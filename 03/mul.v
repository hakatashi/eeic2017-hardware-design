==> flow/design.v <==
module mul(A, B, result, clock, start, finish);
	input [7:0] A, B;
	input clock, start;
	output [16:0] result;
	output finish;
	reg [16:0] number;
	reg [4:0] state;
	reg regFinish;
	always @(posedge clock) begin
		if (start == 1) begin
			number <= 0;
			state <= 0;
			regFinish <= 0;
		end else if (state == 8) begin
			state <= 10;
			regFinish <= 0;
		end else if (state < 8) begin
			if (state == 7) begin
				regFinish <= 1;
			end
			number <= (number << 1) + A * B[7 - state];
			state <= state + 1;
		end
	end
	assign result = number;
	assign finish = regFinish;
endmodule
## Tool chain data of mul

What the tools print for mul, step after step.
Line numbers count from 1 in the design file above.
Operators: Yosys type, input widths -> output width; for muxes data width and select width s.
Cell names lack the library's common part.
Not given: n/a

| set-up | value |
|---|---|
| design top | mul |
| clock input | clock |
| standard-cell library | sky130hd |
| library corner | tt_025C_1v80 |

## Elaborated design

Counts by Yosys on the flattened word-level netlist (proc, flatten, opt, wreduce; memories kept). Register bits leave out memories and registers merged into their read ports (data or address). Print and check cells are left out. Cells with the same type and inputs are merged into one.

| cells by class | value |
|---|---|
| add/sub/neg operators | 3 |
| multiply operators | 1 |
| $lt $le $gt $ge | 1 |
| eq/ne operators | 2 |
| shift-type cells | 1 |
| mux-type cells | 2 |
| bitwise logic cells | 1 |
| reductions and logical operators | 4 |

Operators with widths:

| kind | count |
|---|---|
| $add 17x9->17 | 1 |
| $mul 8x1->9 | 1 |
| $shiftx 8x6->1 | 1 |
| $mux 4 | 2 |
| $sub 3x5->6 const A | 1 |
| $add 5x1->5 const B | 1 |
| $eq 5x3->1 const B | 1 |
| $lt 5x4->1 const B | 1 |
| $eq 5x4->1 const B | 1 |
| $reduce_and 2->1 | 2 |
| $reduce_bool 2->1 | 1 |
| $reduce_or 2->1 | 1 |
| $not 1->1 | 1 |

| bit counts | value |
|---|---|
| register bits | 23 |
| input bits | 18 |
| output and inout bits | 18 |
| elaborated cells | 19 |

## Longest topological paths

Depth = most cells in a row (Yosys ltp): at word level without a register or memory, in the mapped netlist without a sequential cell, where the memories' decode and read muxes count.

| logic depth | value |
|---|---|
| depth in word-level cells | 4 |
| ABC_AREA | 0 |
| mapped depth | 10 |
| mapped depth without buffers | 10 |

## Mapped cells and area

Yosys stat after the flow's synthesis: flattened, memories mapped to cells. It holds for the ABC_AREA given above (unset counts as 0); a run with the other value may have another netlist.

| synthesis totals | value |
|---|---|
| cell count | 171 |
| chip area (Yosys) | 0.0015552 mm² |
| sequential part of the area | 0.0004604 mm² |
| flip-flops | 23 |
| buffers | 7 |

Cells by type:

| cell | count | area in all (µm²) |
|---|---|---|
| dfxtp_1 | 23 | 460.442 |
| ha_1 | 11 | 137.632 |
| nor2_1 | 20 | 75.072 |
| a311oi_1 | 7 | 61.309 |
| o31ai_1 | 8 | 60.058 |
| or4_1 | 8 | 60.058 |
| and2_1 | 9 | 56.304 |
| a2111oi_4 | 2 | 55.053 |
| a211oi_1 | 6 | 45.043 |
| mux4_2 | 2 | 45.043 |
| xnor2_1 | 4 | 35.034 |
| nand2_1 | 9 | 33.782 |
| a21oi_1 | 6 | 30.029 |
| mux2i_1 | 3 | 30.029 |
| a211o_1 | 3 | 26.275 |
| nand3_1 | 5 | 25.024 |
| nand4_1 | 4 | 25.024 |
| a21o_1 | 3 | 22.522 |

Not listed: further types 24, cells in them 38.

## Timing after synthesis

Source: OpenSTA report_checks on the synthesized netlist (no wires, ideal clock, input and output delay 20% of the period each), path of least setup slack; recovery checks are left aside. Register names are those of the netlist, which keeps one name where synthesis merged equal registers.

| timing post-synthesis | value |
|---|---|
| path type | input -> register |
| start point | in B[0] |
| end point | reg number[11] |
| period | 5.05 ns |
| input delay | 1.010 ns |
| library setup time | 0.091 ns |
| time at the first pin | 1.010 ns |
| arrival time | 3.617 ns |
| data required time | 4.959 ns |
| path slack | 1.342 ns |
| delay of the path | 2.698 ns |
| stages | 10 |
| buffers on the path | 0 |
| synthesis period reached | 3.708 ns |

"delay of the path" is the arrival time less input delay plus setup time.
"stages" counts driving pins, that of a launching flip-flop among them; a cell with two outputs on the path counts twice.
"synthesis period reached" is the clock period less the worst setup slack; recovery checks do not enter. This is arithmetic on one report: input and output delays are still those of the set period (20% each).
Between the ends stands the longest chain of elaborated cells between them, by number of cells; it is not shown to be the way that was timed. Of several equally long chains one is given.
Each line given opens the expression or statement behind the cell; cells for indexed reads and writes are added by Yosys, which also makes memories of some case tables.

| between the ends, post-synthesis | value |
|---|---|
| cell sequence | mux4_2 -> mux2i_1 -> nor3_1 -> and2_1 -> ha_1 -> fa_1 -> a211o_1 -> a2111oi_4 -> o31ai_1 -> a311oi_1 |
| cells in the longest elaborated chain | 3 |
| elaborated cells on any way between the ends | 3 |
| source lines of those cells | 1 |
| classes of those cells | add/sub: 1; mul: 1; shift: 1 |

RTL lines, path post-synthesis:

| item | line | RTL |
|---|---|---|
| start, declared | 2 | `input [7:0] A, B;` |
| $shiftx 8x6->1 | 21 | `number <= (number << 1) + A * B[7 - state];` |
| $mul 8x1->9 | 21 |  |
| $add 17x9->17 | 21 |  |
| end, assigned | 11 | `number <= 0;` |
| end, assigned | 21 |  |
| end, declared | 6 | `reg [16:0] number;` |

## Timing after layout

Path of least setup slack in the final report of job 2 (OpenROAD, finished layout, wires in). Where an end is a register, its clock arrival counts in the times.

| timing post-layout | value |
|---|---|
| path type | input -> register |
| start point | in B[0] |
| end point | reg number[15] |
| period | 5.8 ns |
| input delay | 1.16 ns |
| library setup time | 0.09 ns |
| time at the first pin | 1.16 ns |
| arrival time | 4.51 ns |
| data required time | 5.97 ns |
| path slack | 1.46 ns |
| stages | 11 |
| buffers on the path | 1 |

Between the ends stands the longest chain of elaborated cells between them, by number of cells; it is not shown to be the way that was timed. Of several equally long chains one is given.

| between the ends, post-layout | value |
|---|---|
| cell sequence | clkdlybuf4s50_1 -> mux4_2 -> mux2i_1 -> nor3_1 -> and2_1 -> ha_1 -> fa_1 -> a211o_1 -> a2111oi_4 -> o31ai_1 -> a311oi_1 |
| cells in the longest elaborated chain | 3 |
| elaborated cells on any way between the ends | 3 |
| source lines of those cells | 1 |
| classes of those cells | add/sub: 1; mul: 1; shift: 1 |

RTL lines, path post-layout:

| item | line | RTL |
|---|---|---|
| start, declared | 2 | `input [7:0] A, B;` |
| $shiftx 8x6->1 | 21 | `number <= (number << 1) + A * B[7 - state];` |
| $mul 8x1->9 | 21 |  |
| $add 17x9->17 | 21 |  |
| end, assigned | 11 | `number <= 0;` |
| end, assigned | 21 |  |
| end, declared | 6 | `reg [16:0] number;` |

FLOW RESULTS
============

Record of 2 stored runs of the RTL-to-layout flow on mul, platform sky130hd. The runs are unordered. Constraints: input delay and output delay 20% of the set period each, output load 0.01 pF.
By "achieved clock period" is meant the clock period of the run minus its worst setup slack. This is arithmetic on one report: input and output delays are still those of the set period (20% each).
"worst setup path time" is the time allowed to the run's worst setup path (the clock period less input and output delay, where it has them) less its slack. Clock arrival times count: a late capture clock shortens it, a late launch clock lengthens it.
A setting shown as . is not set for that run.
A result given as . is not shown for that run.

| item | job 1 | job 2 |
|---|---|---|
| period_ns | 2.66 | 5.8 |
| CORE_UTILIZATION | 63 | 24 |
| SETUP_SLACK_MARGIN | 0.65 | -0.49 |
| PLACE_DENSITY | 0.65 | . |
| CORE_ASPECT_RATIO | 1.89 | . |
| CORE_MARGIN | 6 | 2 |
| TNS_END_PERCENT | 15 | . |
| GPL_ROUTABILITY_DRIVEN | 1 | . |
| CAP_MARGIN | 20 | 20 |
| SLEW_MARGIN | 20 | 20 |
| PLACE_DENSITY_LB_ADDON | . | 0.24 |
| HOLD_SLACK_MARGIN | . | -0.04 |
| ABC_AREA | . | 0 |
| CTS_CLUSTER_SIZE | . | 39 |
| Yosys chip area after synthesis (mm²) | . | 0.0015552 |
| achieved clock period (ns) | . | 4.342 |
| overall die area (mm²) | . | 0.0071402 |
| total negative slack on setup checks (ns) | . | 0.000 |
| worst setup path time (ns) | . | 3.18 |
| worst setup path kind | . | input -> register |
| worst setup slack after layout (ns) | . | 1.458 |
| std-cell area (final layout) (mm²) | . | 0.0020207 |

Job 1: no final report: clock tree synthesis broke off with DPL-0038
